==> flow/design.v <==
interface mem_itf_w_mask #(
    parameter               CHANNELS = 1,
    parameter               DWIDTH = 32,
    parameter               MWIDTH = DWIDTH / 8
)(
    input   bit             clk,
    input   bit             rst
);
    logic   [31:0]          addr    [CHANNELS];
    logic   [MWIDTH-1:0]    rmask   [CHANNELS];
    logic   [MWIDTH-1:0]    wmask   [CHANNELS];
    logic   [DWIDTH-1:0]    rdata   [CHANNELS];
    logic   [DWIDTH-1:0]    wdata   [CHANNELS];
    logic                   resp    [CHANNELS];
    bit                     error = 1'b0;
    modport dut (
        input               clk,
        input               rst,
        output              addr,
        output              rmask,
        output              wmask,
        input               rdata,
        output              wdata,
        input               resp
    );
    modport mem (
        input               clk,
        input               rst,
        input               addr,
        input               rmask,
        input               wmask,
        output              rdata,
        input               wdata,
        output              resp,
        output              error
    );
    modport mon (
        input               clk,
        input               rst,
        input               addr,
        input               rmask,
        input               wmask,
        input               rdata,
        input               wdata,
        input               resp,
        output              error
    );
endinterface
interface mem_itf_wo_mask #(
    parameter               CHANNELS = 1,
    parameter               DWIDTH = 32
)(
    input   bit             clk,
    input   bit             rst
);
    logic   [31:0]          addr    [CHANNELS];
    logic                   read    [CHANNELS];
    logic                   write   [CHANNELS];
    logic   [DWIDTH-1:0]    rdata   [CHANNELS];
    logic   [DWIDTH-1:0]    wdata   [CHANNELS];
    logic                   resp    [CHANNELS];
    bit                     error = 1'b0;
    modport dut (
        input               clk,
        input               rst,
        output              addr,
        output              read,
        output              write,
        input               rdata,
        output              wdata,
        input               resp
    );
    modport mem (
        input               clk,
        input               rst,
        input               addr,
        input               read,
        input               write,
        output              rdata,
        input               wdata,
        output              resp,
        output              error
    );
    modport mon (
        input               clk,
        input               rst,
        input               addr,
        input               read,
        input               write,
        input               rdata,
        input               wdata,
        input               resp,
        output              error
    );
endinterface
interface mem_itf_banked(
    input   bit             clk,
    input   bit             rst
);
    logic   [31:0]          addr;
    logic                   read;
    logic                   write;
    logic   [63:0]          wdata;
    logic                   ready;
    logic   [31:0]          raddr;
    logic   [63:0]          rdata;
    logic                   rvalid;
    bit                     error = 1'b0;
    modport dut (
        input               clk,
        input               rst,
        output              addr,
        output              read,
        output              write,
        output              wdata,
        input               ready,
        input               raddr,
        input               rdata,
        input               rvalid
    );
    modport mem (
        input               clk,
        input               rst,
        input               addr,
        input               read,
        input               write,
        input               wdata,
        output              ready,
        output              rdata,
        output              raddr,
        output              rvalid,
        output              error
    );
    modport mon (
        input               clk,
        input               rst,
        input               addr,
        input               read,
        input               write,
        input               wdata,
        input               ready,
        input               rdata,
        input               raddr,
        input               rvalid,
        input               error
    );
endinterface
interface mon_itf#(
            parameter       CHANNELS = 1
)(
    input   bit             clk,
    input   bit             rst
);
            logic           valid     [CHANNELS];
            logic   [63:0]  order     [CHANNELS];
            logic   [31:0]  inst      [CHANNELS];
            logic   [4:0]   rs1_addr  [CHANNELS];
            logic   [4:0]   rs2_addr  [CHANNELS];
            logic   [31:0]  rs1_rdata [CHANNELS];
            logic   [31:0]  rs2_rdata [CHANNELS];
            logic   [4:0]   rd_addr   [CHANNELS];
            logic   [31:0]  rd_wdata  [CHANNELS];
                logic   [5:0]   frs1_addr [CHANNELS];
                logic   [5:0]   frs2_addr [CHANNELS];
                logic   [5:0]   frs3_addr [CHANNELS];
                logic   [31:0]  frs1_rdata[CHANNELS];
                logic   [31:0]  frs2_rdata[CHANNELS];
                logic   [31:0]  frs3_rdata[CHANNELS];
                logic   [5:0]   frd_addr  [CHANNELS];
                logic   [31:0]  frd_wdata [CHANNELS];
            logic   [31:0]  pc_rdata  [CHANNELS];
            logic   [31:0]  pc_wdata  [CHANNELS];
            logic   [31:0]  mem_addr  [CHANNELS];
            logic   [3:0]   mem_rmask [CHANNELS];
            logic   [3:0]   mem_wmask [CHANNELS];
            logic   [31:0]  mem_rdata [CHANNELS];
            logic   [31:0]  mem_wdata [CHANNELS];
            bit             halt  = 1'b0;
            bit             error = 1'b0;
endinterface
module cacheline_adapter #(
  parameter LINE_BYTES = 32,
  parameter BEAT_BYTES = 8,
  parameter BEATS      = LINE_BYTES / BEAT_BYTES
)(
  input  logic         clk,
  input  logic         rst,
  input  logic [31:0]  dfp_addr,
  input  logic         dfp_read,
  input logic         dfp_write,
  input logic [255:0] dfp_wdata,
  output logic [255:0] dfp_rdata,
  output logic         dfp_resp,
  output logic [31:0]  bmem_addr,
  output logic         bmem_write,
  output logic [63:0]  bmem_wdata,
  output logic         bmem_read,
  input  logic         bmem_ready,
  input  logic [63:0]  bmem_rdata,
  input  logic         bmem_rvalid
);
  typedef enum logic [1:0] { IDLE, S_RD_REQ, S_RD_COLLECT, S_WR_SEND } state_t;
  localparam logic [1:0] BEATS_MINUS_ONE = BEATS - 1;
  localparam integer BEAT_SHIFT = $clog2(BEAT_BYTES);
  state_t       state, next_state;
  logic [1:0]   beat_count, next_beat_count;
  logic [255:0] rdata_buffer, next_rdata_buffer;
  logic [31:0]  cur_addr, next_addr;
  logic [255:0] wdata_buffer;
  logic [255:0] next_wdata_buffer;
  always_ff @(posedge clk) begin
    if (rst) begin
      state        <= IDLE;
      beat_count   <= '0;
      rdata_buffer <= '0;
      cur_addr     <= '0;
      wdata_buffer <= '0;
    end else begin
      state        <= next_state;
      beat_count   <= next_beat_count;
      rdata_buffer <= next_rdata_buffer;
      cur_addr     <= next_addr;
      wdata_buffer <= next_wdata_buffer;
    end
  end
  always_comb begin
    bmem_addr         = cur_addr;
    bmem_read         = 1'b0;
    dfp_rdata         = rdata_buffer;
    dfp_resp          = 1'b0;
    next_state        = state;
    next_beat_count   = beat_count;
    next_rdata_buffer = rdata_buffer;
    next_wdata_buffer = wdata_buffer;
    next_addr         = cur_addr;
    bmem_wdata        = '0;
    bmem_write        = 1'b0;
    unique case (state)
      IDLE: begin
        next_beat_count   = '0;
        if (dfp_read) begin
          next_addr         = {dfp_addr[31:5], 5'b0};
          next_rdata_buffer = '0;
          next_state        = S_RD_REQ;
        end
        else if (dfp_write) begin
          next_addr         = {dfp_addr[31:5], 5'b0};
          next_wdata_buffer = dfp_wdata;
          next_state        = S_WR_SEND;
          next_beat_count   = '0;
        end
      end
      S_RD_REQ: begin
        bmem_read = 1'b1;
        bmem_addr = cur_addr;
        if (bmem_ready) begin
          next_state      = S_RD_COLLECT;
          next_beat_count = '0;
        end
      end
      S_RD_COLLECT: begin
        if (bmem_rvalid) begin
          next_rdata_buffer[(beat_count*64) +: 64] = bmem_rdata;
          if (beat_count == BEATS_MINUS_ONE) begin
            dfp_rdata  = next_rdata_buffer;
            dfp_resp   = 1'b1;
            next_state = IDLE;
          end
          next_beat_count = beat_count + 1'b1;
        end
      end
      S_WR_SEND: begin
        bmem_write = 1'b1;
        bmem_addr  = cur_addr;
        bmem_wdata = wdata_buffer[(beat_count*64) +: 64];  
      if (bmem_ready) begin
        if (beat_count == BEATS_MINUS_ONE) begin
          dfp_resp  = 1'b1;    
          next_state = IDLE;
        end
        next_beat_count = beat_count + 1'b1;
      end
    end
    default: begin
      next_state = IDLE;
    end
    endcase
  end
endmodule
== From RTL to reports: cacheline_adapter ==
Tool output for the design above, in the order of the flow.
Lines are those of the file above, counted from 1.
Cell names lack the library's common part.
The mark - stands for no value.

* Top module: cacheline_adapter
* Clock port: clk
* Library: sky130hd
* Corner: tt_025C_1v80

== Word-level counts ==
Source: Yosys, flattened and elaborated, memories not mapped. Widths are those after wreduce. Registers that Yosys merges into a memory's read port (data or address) are not register bits. Print and check cells do not count. Equal cells are merged and count once.

* Register bits: 548
* Output and inout port bits: 355
* Elaborated cells: 70

* Add/sub/neg operators: 2
* Equality and inequality tests: 11
* Shifts and indexed selects: 3
* Muxes and demuxes: 31
* Bitwise gates (word level): 5
* Reduce/logical cells: 13

{| class="wikitable"
|+ Operators with widths
! kind !! number
|-
| two-way mux 256 bit || 7
|-
| case mux 256 bit (select 2 bit) || 2
|-
| AND 256 bit || 1
|-
| OR 256 bit || 1
|-
| variable part select 256 x 9 -> 64 bit || 1
|-
| inverter 256 bit || 1
|-
| variable shift 64 x 33 -> 256 bit || 1
|-
| variable shift 64 x 33 -> 256 bit (first input constant) || 1
|-
| case mux 64 bit (select 2 bit) || 1
|-
| two-way mux 32 bit || 4
|-
| negation 8 -> 33 bit || 1
|-
| two-way mux 2 bit || 9
|-
| case mux 2 bit (select 4 bit) || 2
|-
| inequality test 2 bit (second input constant) || 6
|-
| OR reduction 3 bit || 4
|-
| AND reduction 3 bit || 3
|-
| equality test 2 bit (second input constant) || 3
|-
| OR reduction 2 bit || 2
|-
| AND reduction 4 bit || 1
|-
| OR reduction 4 bit || 1
|-
| case mux 1 bit (select 2 bit) || 2
|-
| inequality test 3 bit (second input constant) || 1
|-
| case mux 1 bit (select 3 bit) || 1
|-
| two-way mux 1 bit || 3
|-
| inverter 1 bit || 2
|-
| adder 2 x 1 -> 2 bit (second input constant) || 1
|-
| equality test 2 x 1 -> 1 bit (second input constant) || 1
|-
| logical NOT 2 bit || 1
|-
| AND reduction 2 bit || 1
|}

== Depth ==
Longest topological path by Yosys (ltp), each cell counted once; first at word level (registers and memories cut), then after technology mapping (sequential cells cut; the memories' decode and read muxes count).

* Depth in word-level cells: 8
* ABC_AREA: 0
* Mapped depth: 10
* Gate-level depth less buffers: 6

== After synthesis ==
The flow's flattened synthesis, as Yosys stat reports it; memories are mapped. The netlist is that of the ABC_AREA named above (0 if unset); the other value can give another one.

{| class="wikitable"
|+ Cell types
! cell type !! number !! area in all (µm²)
|-
| dfxtp_1 || 545 || 1.09E+04
|-
| nand2_1 || 709 || 2.66E+03
|-
| a22o_1 || 286 || 2.5E+03
|-
| a32o_1 || 159 || 1.59E+03
|-
| a21oi_1 || 289 || 1.45E+03
|-
| mux4_2 || 64 || 1.44E+03
|-
| clkbuf_1 || 210 || 788.256
|-
| and2_1 || 66 || 412.896
|-
| nand3_1 || 67 || 335.322
|-
| clkbuf_2 || 59 || 295.283
|-
| buf_6 || 8 || 90.086
|-
| buf_2 || 16 || 80.077
|-
| ha_1 || 5 || 62.56
|-
| nor2_1 || 14 || 52.55
|-
| buf_1 || 12 || 45.043
|-
| nor3_1 || 9 || 45.043
|-
| nor4_4 || 2 || 42.541
|-
| buf_4 || 5 || 37.536
|}

Other cell types: 21; their cells: 37.

* Cells in the netlist: 2562
* Mapped area: 23085.9 µm²
* Area of sequential cells: 10910.5 µm²
* Flip-flops: 545
* Buffer cells: 310

== Worst setup path after synthesis ==
Path of least setup slack by OpenSTA after synthesis, without wires, with an ideal clock, recovery checks aside; 20% of the period is set as input and as output delay. Where synthesis merged equal registers, the netlist keeps one of their names.

* Path type: reg2out
* From: register beat_count[0]
* To: output dfp_rdata[235]
* Period: 4.92 ns
* Output delay: 0.984 ns
* Time at the first pin: 0.000 ns
* Data arrival time: 2.695 ns
* Data required time: 3.936 ns
* Path slack: 1.241 ns
* Delay of the path: 2.695 ns
* Stages on the path: 10
* Path buffers: 3
* Period reached after synthesis: 3.679 ns

"delay of the path" = arrival - input delay + setup time.
A path that ends at an output port has no setup time.
"stages on the path" counts driving pins, that of a launching flip-flop among them; a cell with two outputs on the path counts twice.
"period reached after synthesis" = period - worst setup slack (recovery checks aside). The figure is calculated, with input and output delays left at 20% of the set period.
Between the ends stands the longest chain of elaborated cells between them, by number of cells; it is not shown to be the way that was timed. Of several equally long chains one is given.
Each line given opens the expression or statement behind the cell; cells for indexed reads and writes are added by Yosys, which also makes memories of some case tables.

* Cell sequence: dfxtp_1 > clkbuf_1 > buf_1 > inv_1 > ha_1 > nand2b_1 > nor3_1 > clkbuf_1 > nand3_1 > nand2_1
* Cells in the longest elaborated chain: 8

{| class="wikitable"
|+ Ends and longest elaborated chain, post-synthesis
! item !! line !! RTL
|-
| start: declaration || 206 || <nowiki>logic [1:0]   beat_count, next_beat_count;</nowiki>
|-
| start: assignment || 214 || <nowiki>beat_count   <= '0;</nowiki>
|-
| start: assignment || 220 || <nowiki>beat_count   <= next_beat_count;</nowiki>
|-
| negation 8 -> 33 bit || 263 || <nowiki>next_rdata_buffer[(beat_count*64) +: 64] = bmem_rdata;</nowiki>
|-
| variable shift 64 x 33 -> 256 bit || 263 ||
|-
| inverter 256 bit || 263 ||
|-
| AND 256 bit || 263 ||
|-
| OR 256 bit || 263 ||
|-
| two-way mux 256 bit || 264 || <nowiki>if (beat_count == BEATS_MINUS_ONE) begin</nowiki>
|-
| two-way mux 256 bit || 262 || <nowiki>if (bmem_rvalid) begin</nowiki>
|-
| case mux 256 bit (select 2 bit) || 238 || <nowiki>unique case (state)</nowiki>
|-
| end: declaration || 192 || <nowiki>output logic [255:0] dfp_rdata,</nowiki>
|}

== Path in the finished layout ==
Path of least setup slack in the final report of run 1 (OpenROAD, finished layout, wires in). Where an end is a register, its clock arrival counts in the times.

* Path type: reg2out
* From: register beat_count[0]
* To: output dfp_rdata[157]
* Period: 2.89 ns
* Output delay: 0.58 ns
* Time at the first pin: 0.61 ns
* Data arrival time: 2.66 ns
* Data required time: 2.31 ns
* Path slack: -0.35 ns
* Stages on the path: 12
* Path buffers: 6

Between the ends stands the longest chain of elaborated cells between them, by number of cells; it is not shown to be the way that was timed. Of several equally long chains one is given.

* Cell sequence: dfxtp_4 > buf_12 > inv_8 > ha_4 > nand2b_4 > nor4_4 > buf_6 > buf_12 > buf_12 > buf_16 > a22o_1 > buf_2
* Cells in the longest elaborated chain: 8

{| class="wikitable"
|+ Ends and longest elaborated chain, post-layout
! item !! line !! RTL
|-
| start: declaration || 206 || <nowiki>logic [1:0]   beat_count, next_beat_count;</nowiki>
|-
| start: assignment || 214 || <nowiki>beat_count   <= '0;</nowiki>
|-
| start: assignment || 220 || <nowiki>beat_count   <= next_beat_count;</nowiki>
|-
| negation 8 -> 33 bit || 263 || <nowiki>next_rdata_buffer[(beat_count*64) +: 64] = bmem_rdata;</nowiki>
|-
| variable shift 64 x 33 -> 256 bit || 263 ||
|-
| inverter 256 bit || 263 ||
|-
| AND 256 bit || 263 ||
|-
| OR 256 bit || 263 ||
|-
| two-way mux 256 bit || 264 || <nowiki>if (beat_count == BEATS_MINUS_ONE) begin</nowiki>
|-
| two-way mux 256 bit || 262 || <nowiki>if (bmem_rvalid) begin</nowiki>
|-
| case mux 256 bit (select 2 bit) || 238 || <nowiki>unique case (state)</nowiki>
|-
| end: declaration || 192 || <nowiki>output logic [255:0] dfp_rdata,</nowiki>
|}

==> results <==
Flow measurements of cacheline_adapter on sky130hd: 2 stored runs with different settings, listed in no order. Input and output delays are each 20% of the period that was set; the output load is 0.01 pF.
"clock period reached" means the clock period less the worst setup slack. The figure is calculated, with input and output delays left at 20% of the set period.
"time of the worst setup path" means the part of the period allowed to the worst setup path (the constraints hold back 20% at inputs and 20% at outputs) less its slack; where the path has registers, the arrival times of their clocks count too.
By "total design power" is meant OpenSTA's value without simulated activity: inputs other than the clock are taken to toggle once in ten clock periods, and the tool carries that through the logic.

=== Run 1 ===
{| class="wikitable"
! Setting !! Value
|-
| period_ns || 2.89
|-
| CORE_UTILIZATION || 41
|-
| MIN_ROUTING_LAYER || met1
|-
| MAX_ROUTING_LAYER || met4
|-
| CAP_MARGIN || 20
|-
| CORE_MARGIN || 2
|-
| SLEW_MARGIN || 20
|-
! Result !! Value
|-
| Smallest setup slack || -0.349 ns
|-
| Worst hold slack in the final report || 0.301 ns
|-
| Final design utilization || 62.4%
|-
| Synthesis area || 23085.9 µm²
|-
| Die size || 58220.9 µm²
|-
| Total negative slack || -72.491 ns
|-
| Total design power || 17.915 mW
|-
| Clock period reached || 3.239 ns
|-
| Standard-cell area after layout || 34561.9 µm²
|-
| Time of the worst setup path || 2.66 ns
|-
| Kind of the worst setup path || reg2out
|}

=== Run 2 ===
{| class="wikitable"
! Setting !! Value
|-
| period_ns || 3.99
|-
| CORE_UTILIZATION || 58
|-
| SETUP_SLACK_MARGIN || 1.08
|-
| PLACE_DENSITY_LB_ADDON || 0.03
|-
| CORE_ASPECT_RATIO || 1.32
|-
| CORE_MARGIN || 6
|-
| TNS_END_PERCENT || 15
|-
| GPL_ROUTABILITY_DRIVEN || 0
|-
| CTS_CLUSTER_DIAMETER || 344
|-
| SLEW_MARGIN || 10
|-
| CAP_MARGIN || 20
|-
! Result !! Value
|-
| Smallest setup slack || 0.469 ns
|-
| Worst hold slack in the final report || 0.452 ns
|-
| Final design utilization || 83.6%
|-
| Synthesis area || 23085.9 µm²
|-
| Die size || 44781.6 µm²
|-
| Total negative slack || 0.000 ns
|-
| Total design power || 12.123 mW
|-
| Clock period reached || 3.521 ns
|-
| Standard-cell area after layout || 32652.6 µm²
|-
| Time of the worst setup path || 2.72 ns
|-
| Kind of the worst setup path || reg2out
|}
